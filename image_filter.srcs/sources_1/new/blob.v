==> flow/design.v <==
`timescale 1ns / 1ps
module blob(
    input               clk,
    input               pixel_valid_nz,   
    input      [6:0]    pixel_x,          
    input      [6:0]    pixel_y,          
    input      [15:0]   pixel_i,          
    input      [161:0]  blob_in,
    output reg [161:0]  blob_out,
    input               can_grab,        
    output              empty,           
    output              captured,        
    input               flush,           
    input      [6:0]    flush_y
);
    reg         valid   = 0;     
    reg [6:0]   bbX0    = 0;     
    reg [6:0]   bbY0    = 0;     
    reg [6:0]   bbX1    = 0;     
    reg [6:0]   bbY1    = 0;     
    reg [14:0]  count   = 0;     
    reg [15:0]  max_i   = 0;     
    reg [29:0]  sum_i   = 0;     
    reg [35:0]  sum_xi  = 0;     
    reg [35:0]  sum_yi  = 0;     
    wire absorb  =  pixel_x >= (bbX0 == 0   ? 0   : bbX0 - 1)  &&    
                    pixel_x <= (bbX1 == 127 ? 127 : bbX1 + 1)  &&
                    pixel_y >= (bbY0 == 0   ? 0   : bbY0 - 1)  &&
                    pixel_y <= (bbY1 == 127 ? 127 : bbY1 + 1);
    assign empty     =  !valid;
    assign captured  =  pixel_valid_nz && valid && absorb;           
    wire [22:0]  xi  =  pixel_x * pixel_i;    
    wire [22:0]  yi  =  pixel_y * pixel_i;    
    always @(posedge clk) begin
        blob_out <= blob_in;
        if (pixel_valid_nz)
            if (valid) begin                 
                if (absorb) begin            
                    bbX0    <=  pixel_x; 
                    bbY0    <=  pixel_y; 
                    bbX1    <=  pixel_x; 
                    bbY1    <=  pixel_y;
                    count   <=  count + 1;
                    if (max_i < pixel_i)  max_i <= pixel_i;
                    sum_i   <=  sum_i + pixel_i;
                    sum_xi  <=  sum_xi + xi; 
                    sum_yi  <=  sum_yi + yi;
                end
            end
            else if (can_grab) begin         
                valid   <=  1;
                bbX0    <=  pixel_x; 
                bbY0    <=  pixel_y; 
                bbX1    <=  pixel_x; 
                bbY1    <=  pixel_y;
                count   <=  1;
                max_i   <=  pixel_i;
                sum_i   <=  pixel_i;
                sum_xi  <=  xi; 
                sum_yi  <=  yi;
            end
        if (flush  &&  valid  &&  bbY1 <= flush_y) begin     
            blob_out <= { 1'b1,                              
                          bbX0, bbY0, bbX1, bbY1,
                          count,
                          max_i,
                          sum_i,
                          sum_xi,
                          sum_yi  };
            valid <= 0;
        end
    end
endmodule
Reports on blob --
Tool output for the design above, in the order of the flow. Line numbers count from 1 in the design file above. Not given: n/a
Inputs: top module blob, clock input clk, cell library sky130hd, timing corner tt_025C_1v80

Word-level counts --
Counts by Yosys on the flattened word-level netlist (proc, flatten, opt, wreduce; memories kept). Register bits leave out memories and registers merged into their read ports (data or address). Print and check cells are left out. Cells with the same type and inputs are merged into one.
Word-level totals: bits of input ports 203, register bits after elaboration 310, cells after elaboration 72
Cells by class: mux-type cells 29, order comparisons 6, eq/ne operators 4, multipliers 2, $add $sub $neg 8, reduce/logical cells 13
Operators by type and width (number):
- 7-bit by 16-bit multiplier with 23-bit output | 2
- 36-bit 2-to-1 mux | 6
- 161-bit 2-to-1 mux | 1
- 30-bit 2-to-1 mux | 3
- 36-bit by 23-bit adder with 36-bit output | 2
- 7-bit by 32-bit greater-or-equal comparator with 1-bit output | 2
- 32-bit 2-to-1 mux | 2
- 16-bit 2-to-1 mux | 4
- 15-bit 2-to-1 mux | 3
- 7-bit 2-to-1 mux | 6
- 30-bit by 16-bit adder with 30-bit output | 1
- 16-bit < comparator | 1
- 7-bit by 1-bit adder with 8-bit output with constant B | 2
- 7-bit by 1-bit subtractor with 8-bit output with constant B | 2
- 7-bit by 8-bit less-or-equal comparator with 1-bit output | 2
- 8-bit 2-to-1 mux | 2
- 15-bit by 1-bit adder with 15-bit output with constant B | 1
- 7-bit equality test with constant B | 2
- 7-bit logical NOT | 2
- 1-bit logical AND | 7
- 7-bit less-or-equal comparator | 1
- 2-bit by 1-bit inequality test with 1-bit output with constant B | 2
- 4-bit AND reduction | 1
- 3-bit AND reduction | 1
- 2-bit nonzero test | 1
- 1-bit 2-to-1 mux | 2
- 1-bit logical NOT | 1

Longest topological paths --
Yosys ltp: most cells in a row. Word level: on the elaborated netlist, between registers, memories and ports. Mapped: between sequential cells and ports; inverters and the memories' decode and read muxes count.
Depth: depth in word-level cells 8, ABC_AREA 0, gate-level depth with buffers 31, depth with buffers taken out 28

Synthesis result --
Yosys stat after the flow's synthesis: flattened, memories mapped to cells. It holds for the ABC_AREA given above (unset counts as 0); a run with the other value may have another netlist. The area totals of this step are shown rounded.
Mapped netlist: buffers 80, mapped area 0.0229 mm2, flip-flops 310, sequential part of the area 0.00768 mm2, cells in the netlist 2250
Cell types:
- sky130_fd_sc_hd__edfxtp_1 | number 147, area in all 4.41E+03 um2
- sky130_fd_sc_hd__dfxtp_1 | number 163, area in all 3263.13 um2
- sky130_fd_sc_hd__fa_1 | number 141, area in all 2.82E+03 um2
- sky130_fd_sc_hd__ha_1 | number 201, area in all 2.51E+03 um2
- sky130_fd_sc_hd__mux2_2 | number 187, area in all 2105.77 um2
- sky130_fd_sc_hd__and2_1 | number 152, area in all 950.912 um2
- sky130_fd_sc_hd__inv_1 | number 207, area in all 776.995 um2
- sky130_fd_sc_hd__xnor2_1 | number 88, area in all 770.739 um2
- sky130_fd_sc_hd__nand2_1 | number 172, area in all 645.619 um2
- sky130_fd_sc_hd__nor2_1 | number 127, area in all 476.707 um2
- sky130_fd_sc_hd__a21oi_1 | number 94, area in all 470.451 um2
- sky130_fd_sc_hd__o21ai_0 | number 89, area in all 445.427 um2
- sky130_fd_sc_hd__xor2_1 | number 49, area in all 429.162 um2
- sky130_fd_sc_hd__a21o_1 | number 38, area in all 285.274 um2
- sky130_fd_sc_hd__clkbuf_1 | number 62, area in all 232.723 um2
- sky130_fd_sc_hd__nand3_1 | number 40, area in all 200.192 um2
- sky130_fd_sc_hd__o21a_1 | number 24, area in all 180.173 um2
- sky130_fd_sc_hd__nand2b_1 | number 26, area in all 162.656 um2
Not listed: further types 47, cells in them 243.

Timing after synthesis --
Source: OpenSTA report_checks on the synthesized netlist (no wires, ideal clock, input and output delay 20% of the period each), path of least setup slack; recovery checks are left aside. Register names are those of the netlist, which keeps one name where synthesis merged equal registers.
Timing post-synthesis: kind input port to flip-flop, from input port can_grab, to register bbX1[0], clock period 11.7 ns, time at the first pin 2.340 ns, buffers on the path 0, delay of the path 10.032 ns, setup time 0.802 ns, arrival time 11.570 ns, required time 10.898 ns, setup slack -0.672 ns, stages 2, period reached after synthesis 12.372 ns
"delay of the path" is the arrival time less input delay plus setup time. "stages": output pins that drive a net of the path, with the launching flip-flop's if there is one; two outputs of one cell count as two. "period reached after synthesis" is the clock period less the worst setup slack; recovery checks do not enter. This is arithmetic on one report: input and output delays are still those of the set period (20% each). The rows between start and end are the longest chain of elaborated cells between them; the timing report does not say that the signal goes this way. Where chains are equally long, one stands for them. Each line given opens the expression or statement behind the cell; cells for indexed reads and writes are added by Yosys, which also makes memories of some case tables. The path ends at the enable pin of a flip-flop; only ways to that pin are counted.
On the way, post-synthesis: cells stage by stage sky130_fd_sc_hd__nand2_1 -> sky130_fd_sc_hd__o21ai_0, cells in the longest elaborated chain 2, elaborated cells on any way between the ends 2, RTL lines with such cells 0
RTL lines, path post-synthesis:
- start, declared | line 10 | input               can_grab,
- 2-bit nonzero test
- 3-bit AND reduction
- end, assigned | line 41 | bbX1    <=  pixel_x;
- end, assigned | line 54 | bbX1    <=  pixel_x;
- end, declared | line 19 | reg [6:0]   bbX1    = 0;

Timing after layout --
From the final timing report of record 2: the path of least setup slack in the routed layout; clock arrival at registers is part of the times.
Timing post-layout: kind input port to flip-flop, from input port pixel_x[4], to register sum_xi[35], arrival time 12.10 ns, required time 20.78 ns, clock period 20.5 ns, setup slack 8.68 ns, setup time 0.28 ns, buffers on the path 1, time at the first pin 4.10 ns, stages 27
The rows between start and end are the longest chain of elaborated cells between them; the timing report does not say that the signal goes this way. Where chains are equally long, one stands for them. Ways into the end's enable are left out, as the timed path ends at the data pin.
On the way, post-layout: cells stage by stage sky130_fd_sc_hd__clkdlybuf4s50_1 -> sky130_fd_sc_hd__and2_1 -> sky130_fd_sc_hd__fa_1 -> sky130_fd_sc_hd__fa_1 -> sky130_fd_sc_hd__fa_1 -> sky130_fd_sc_hd__inv_1 -> sky130_fd_sc_hd__fa_1 -> sky130_fd_sc_hd__inv_1 -> sky130_fd_sc_hd__ha_1 -> sky130_fd_sc_hd__a2111oi_0 -> sky130_fd_sc_hd__o21ai_0 -> sky130_fd_sc_hd__a41oi_1 -> sky130_fd_sc_hd__o21ai_0 -> sky130_fd_sc_hd__a21oi_1 -> sky130_fd_sc_hd__nor2b_1 -> sky130_fd_sc_hd__o21ai_0 -> sky130_fd_sc_hd__a21boi_0 -> sky130_fd_sc_hd__ha_1 -> sky130_fd_sc_hd__a21oi_1 -> sky130_fd_sc_hd__nand2_1 -> sky130_fd_sc_hd__a21oi_1 -> sky130_fd_sc_hd__o31ai_1 -> sky130_fd_sc_hd__nor3b_1 -> sky130_fd_sc_hd__o41ai_2 -> sky130_fd_sc_hd__nor3_1 -> sky130_fd_sc_hd__xnor2_1 -> sky130_fd_sc_hd__nor2_1, cells in the longest elaborated chain 6, elaborated cells on any way between the ends 9, RTL lines with such cells 6
RTL lines, path post-layout:
- start, declared | line 5 | input      [6:0]    pixel_x,
- 7-bit by 32-bit greater-or-equal comparator with 1-bit output | line 26 | wire absorb  =  pixel_x >= (bbX0 == 0   ? 0   : bbX0 - 1)  &&
- 1-bit logical AND x3 | line 26
- 36-bit 2-to-1 mux | line 38 | if (absorb) begin
- 36-bit 2-to-1 mux | line 37 | if (valid) begin
- end, assigned | line 46 | sum_xi  <=  sum_xi + xi;
- end, assigned | line 59 | sum_xi  <=  xi;
- end, declared | line 24 | reg [35:0]  sum_xi  = 0;

Data sheet: physical implementation of blob

Stored flow runs of blob (2 of them; Yosys, OpenROAD, sky130hd). They differ in their settings and are not a sequence. Constraints: input delay and output delay 20% of the set period each, output load 0.01 pF.
"achieved clock period" is the run's clock period less its worst setup slack. It is reckoned from that one timing run; input and output delays stay at 20% of the period that was set.
By "worst setup path time" is meant the share of the clock period that the worst setup path is allowed (20% is reserved at inputs, 20% at outputs), minus its slack. Clock arrival times at its registers enter into it.
"power": no workload was simulated; the value follows from the tool's default switching activity.
The results are shown rounded.
[record 1] settings: period_ns=10.7, CORE_UTILIZATION=48, PLACE_DENSITY=0.43, CELL_PAD_IN_SITES_GLOBAL_PLACEMENT=3, TNS_END_PERCENT=35, ABC_AREA=0, CTS_CLUSTER_DIAMETER=160, CAP_MARGIN=15, MIN_ROUTING_LAYER=met2, CORE_MARGIN=2, SLEW_MARGIN=20
[record 1] result: did not finish, placement stopped with GPL-0301
[record 2] settings: period_ns=20.5, CAP_MARGIN=20, CORE_MARGIN=2, CORE_UTILIZATION=40, SLEW_MARGIN=20
[record 2] result: chip area after synthesis (Yosys) 0.0229 mm2, die area 0.0591 mm2, standard-cell area of the final layout 0.0286 mm2, utilization 50.6 %, worst setup slack after layout 8.68 ns, total negative slack 0.000 ns, worst hold slack 0.513 ns, power 4070 µW, achieved clock period 11.825 ns, worst setup path time 7.72 ns, worst setup path kind input port to flip-flop
