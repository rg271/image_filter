==> flow/design.v <==
`timescale 1ns / 1ps
module dcm_tester
#(
    parameter real CLK_FREQ  =  100e6    
)
(
    input               clk,             
    output reg          req  =  0,       
    input               ack,             
    input               nak,             
    output reg [31:0]   dout,            
    output reg          valid,           
    input      [25:0]   us_time          
);
    function automatic integer width(input integer value);
        integer v;
        begin
            v = value;
            if (v <= 0)  width = 1;
            else
                for (width=0; v!=0; width=width+1)  v = v>>1;
        end
    endfunction
    localparam real    STROBE_PERIOD = 1.0;                          
    localparam integer STROBE_TOP = CLK_FREQ / STROBE_PERIOD - 1,    
                       STROBE_WIDTH = width( STROBE_TOP );           
    reg [STROBE_WIDTH-1:0]  strobe_tmr  =  0;               
    reg                     strobe      =  0;
    always @(posedge clk) begin
        strobe_tmr  <=  strobe  ?  0  :  strobe_tmr + 1;
        strobe      <=  strobe_tmr == STROBE_TOP - 1;
    end
    localparam [1:0]
        STATE_INIT      =   0,       
        STATE_REQ       =   1,       
        STATE_OUT1      =   2;       
    reg [1:0]  state  =  STATE_INIT;    
    reg [15:0] iter   =  0;
    always @(posedge clk) begin
        dout   <=  0;
        valid  <=  0;
        case (state)
            STATE_INIT:     begin
                                req <= 0;
                                if (strobe) begin
                                    req <= 1;
                                    state <= STATE_REQ;
                                end
                            end
            STATE_REQ:      if (ack) begin
                                dout   <=  {6'd0, us_time};
                                valid  <=  1;
                                state  <=  STATE_OUT1;
                            end
                            else if (nak)  state <= STATE_INIT;
            STATE_OUT1:     begin
                                dout   <=  {16'hABCD, iter};
                                valid  <=  1;
                                iter   <=  iter + 1;
                                state  <=  STATE_INIT;
                            end
            default:        state <= STATE_INIT;
        endcase
    end
endmodule
**Tool chain data of dcm_tester**

What the tools print for dcm_tester, step after step.
Line numbers count from 1 in the design file above.
Cell names lack the library's common part.
The mark -- stands for no value.

- Top: dcm_tester
- Clock input: clk
- Standard-cell library: sky130hd
- Timing corner: tt_025C_1v80

**Word-level counts**

Source: Yosys, flattened and elaborated, memories not mapped. Widths are those after wreduce. Registers that Yosys merges into a memory's read port (data or address) are not register bits. Print and check cells do not count. Equal cells are merged and count once.

- Add/sub/neg operators: 2
- $mul: 0
- Div/mod/pow operators: 0
- $lt $le $gt $ge: 0
- Equal/unequal tests: 5
- Shift-type cells: 0
- Mux-type cells: 9
- Bitwise logic cells: 0
- Reduce/logical cells: 2

Operators with widths:

| cell | number |
|---|---|
| case mux 32 bit (select 2 bit) | 1 |
| adder 27 x 1 -> 27 bit (second input constant) | 1 |
| equality test 27 bit (second input constant) | 1 |
| two-way mux 26 bit | 1 |
| adder 16 x 1 -> 16 bit (second input constant) | 1 |
| two-way mux 2 bit | 3 |
| case mux 2 bit (select 2 bit) | 1 |
| inequality test 3 bit (second input constant) | 1 |
| equality test 2 x 1 -> 1 bit (second input constant) | 1 |
| equality test 2 bit (second input constant) | 1 |
| inequality test 2 bit (second input constant) | 1 |
| zero test 2 bit | 1 |
| AND reduction 2 bit | 1 |
| case mux 1 bit (select 2 bit) | 1 |
| two-way mux 1 bit | 2 |

- Flip-flop bits (word level): 80
- Bits in latches: 0
- Memory bits (writable): 0
- Memory bits (read-only): 0
- Word width x clocked read ports: 0
- Memories: 0
- Input port bits: 29
- Output and inout port bits: 34
- Cells after elaboration: 25

**Logic depth**

Depth = most cells in a row (Yosys ltp): at word level without a register or memory, in the mapped netlist without a sequential cell, where the memories' decode and read muxes count.

- Word-level depth: 3
- ABC_AREA: 0
- Depth in mapped cells: 6

**After synthesis**

Yosys stat after the flow's synthesis: flattened, memories mapped to cells. It holds for the ABC_AREA given above (unset counts as 0); a run with the other value may have another netlist.

Cells by type:

| type | number |
|---|---|
| dfxtp_1 | 56 |
| edfxtp_1 | 19 |
| xnor2_1 | 17 |
| a22o_1 | 16 |
| ha_1 | 8 |
| xor2_1 | 10 |
| nor2_1 | 23 |
| a21oi_1 | 13 |
| nand3_1 | 13 |
| nand2_1 | 17 |
| nand4_1 | 9 |
| or4_1 | 7 |
| and2_1 | 8 |
| o31ai_1 | 6 |
| and4_1 | 5 |
| nor4_1 | 7 |
| buf_4 | 5 |
| nor2b_1 | 6 |

Not listed: further types 20, cells in them 50.

- Mapped cells: 295
- Mapped area: 3148.0 um^2
- Sequential area: 1691.6 um^2
- Mapped flip-flops: 75

**Path before layout**

Path of least setup slack by OpenSTA after synthesis, without wires, with an ideal clock, recovery checks aside; 20% of the period is set as input and as output delay. Where synthesis merged equal registers, the netlist keeps one of their names.

- Kind: register to register
- Start: register state[0]
- End: register dout[0]
- Clock period: 2.09 ns
- Time at the first pin: 0.000 ns
- Data arrival time: 1.708 ns
- Data required time: 2.030 ns
- Slack: 0.322 ns
- Path delay: 1.768 ns
- Stages: 6
- Path buffers: 1
- Synthesis period reached: 1.768 ns

"path delay" = arrival - input delay + setup time.
"stages": output pins that drive a net of the path, with the launching flip-flop's if there is one; two outputs of one cell count as two.
"synthesis period reached" is the clock period less the worst setup slack; recovery checks do not enter. This is arithmetic on one report: input and output delays are still those of the set period (20% each).
Between the ends stands the longest chain of elaborated cells between them, by number of cells; it is not shown to be the way that was timed. Of several equally long chains one is given.
Each line given opens the expression or statement behind the cell; cells for indexed reads and writes are added by Yosys, which also makes memories of some case tables.
At most two assigning lines are given for a register; there are more.

- Cell sequence: edfxtp_1 inv_1 ha_1 and2_1 clkbuf_1 a22o_1
- Cells in the longest elaborated chain: 2
- Elaborated cells between the ends (all ways): 3
- RTL lines with such cells: 1

RTL lines, path after synthesis:

| element | RTL line | text |
|---|---|---|
| from (decl) | 37 | `reg [1:0]  state  =  STATE_INIT;` |
| from (assign) | 47 | `state <= STATE_REQ;` |
| from (assign) | 53 | `state  <=  STATE_OUT1;` |
| equality test 2 bit | 42 | `case (state)` |
| case mux 32 bit (select 2 bit) | 42 |  |
| to (assign) | 51 | `dout   <=  {6'd0, us_time};` |
| to (assign) | 57 | `dout   <=  {16'hABCD, iter};` |
| to (decl) | 11 | `output reg [31:0]   dout,` |

**Path in the finished layout**

From the final timing report of stored run 1: the path of least setup slack in the routed layout; clock arrival at registers is part of the times.

- Kind: register to register
- Start: register strobe_tmr[7]
- End: register strobe_tmr[26]
- Clock period: 1.65 ns
- Time at the first pin: 0.35 ns
- Data arrival time: 1.82 ns
- Data required time: 1.88 ns
- Slack: 0.06 ns
- Stages: 5
- Path buffers: 0

Between the ends stands the longest chain of elaborated cells between them, by number of cells; it is not shown to be the way that was timed. Of several equally long chains one is given.

- Cell sequence: dfxtp_2 and4_4 nand4_2 nor4_2 mux2_1
- Cells in the longest elaborated chain: 1
- Elaborated cells between the ends (all ways): 1
- RTL lines with such cells: 1

RTL lines, path after layout:

| element | RTL line | text |
|---|---|---|
| from (decl) | 27 | `reg [STROBE_WIDTH-1:0]  strobe_tmr  =  0;` |
| from (assign) | 30 | `strobe_tmr  <=  strobe  ?  0  :  strobe_tmr + 1;` |
| adder 27 x 1 -> 27 bit | 30 |  |
| to (assign) | 30 |  |
| to (decl) | 27 |  |

Record of 2 stored runs of the RTL-to-layout flow on dcm_tester, platform sky130hd. The runs are unordered. Constraints: input delay and output delay 20% of the set period each, output load 0.01 pF.
"critical path time": the worst setup path's part of the clock period (all of it between registers, 20% less for each end at a port) less its slack. A launch clock that arrives late makes it longer, a capture clock that arrives late makes it shorter.
"total power after layout" rests on the timing tool's default activity at the inputs, not on a simulated workload.

### Stored run 1

==> flow/run.sh <==
#!/bin/bash
# the make line also repeats the synthesis and layout settings of config.mk as NAME=value (left out here)
make -C /OpenROAD-flow-scripts/flow DESIGN_CONFIG=/design/flow/config.mk WORK_HOME=/design/flow/orfs CLKGATE_MAP_FILE= finish
==> flow/config.mk <==
export PLATFORM = sky130hd
export DESIGN_NAME = dcm_tester
export DESIGN_NICKNAME = dcm_tester
export VERILOG_FILES = /design/flow/design.v
export SDC_FILE = /design/flow/constraint.sdc
export NUM_CORES = 4
export LEC_CHECK = 0
export CAP_MARGIN = 30
export CORE_ASPECT_RATIO = 1.02
export CORE_MARGIN = 2
export CORE_UTILIZATION = 43
export CTS_CLUSTER_DIAMETER = 64
export GPL_ROUTABILITY_DRIVEN = 0
export PLACE_DENSITY_LB_ADDON = 0.2
export SETUP_SLACK_MARGIN = 0.03
export SLEW_MARGIN = 30
export TNS_END_PERCENT = 25
==> flow/constraint.sdc <==
create_clock -name core_clock -period 1.65 [get_ports {clk}]
set_input_delay 0.3300 -clock core_clock [delete_from_list [all_inputs] [get_ports {clk}]]
set_output_delay 0.3300 -clock core_clock [all_outputs]
set_load 0.01 [all_outputs]

Results of stored run 1:
- Die area: 8021.6 um^2
- Lowest setup slack: 0.059 ns
- Final worst hold slack: 0.486 ns
- Standard-cell area after layout: 4374.2 um^2
- Critical path time: 1.59 ns
- Critical path kind: register to register
- Total power after layout: 3.380 mW
- Utilization: 61.6%
- Mapped cell area after synthesis: 3148.0 um^2

### Stored run 2

==> flow/run.sh <==
#!/bin/bash
# the make line also repeats the synthesis and layout settings of config.mk as NAME=value (left out here)
make -C /OpenROAD-flow-scripts/flow DESIGN_CONFIG=/design/flow/config.mk WORK_HOME=/design/flow/orfs CLKGATE_MAP_FILE= finish
==> flow/config.mk <==
export PLATFORM = sky130hd
export DESIGN_NAME = dcm_tester
export DESIGN_NICKNAME = dcm_tester
export VERILOG_FILES = /design/flow/design.v
export SDC_FILE = /design/flow/constraint.sdc
export NUM_CORES = 4
export LEC_CHECK = 0
export CAP_MARGIN = 20
export CORE_MARGIN = 2
export CORE_UTILIZATION = 27
export SLEW_MARGIN = 20
==> flow/constraint.sdc <==
create_clock -name core_clock -period 2.15 [get_ports {clk}]
set_input_delay 0.4300 -clock core_clock [delete_from_list [all_inputs] [get_ports {clk}]]
set_output_delay 0.4300 -clock core_clock [all_outputs]
set_load 0.01 [all_outputs]

Results of stored run 2:
- Die area: 12539.5 um^2
- Lowest setup slack: 0.347 ns
- Final worst hold slack: 0.471 ns
- Standard-cell area after layout: 4142.7 um^2
- Critical path time: 1.80 ns
- Critical path kind: register to register
- Total power after layout: 2.895 mW
- Utilization: 36.3%
- Mapped cell area after synthesis: 3148.0 um^2
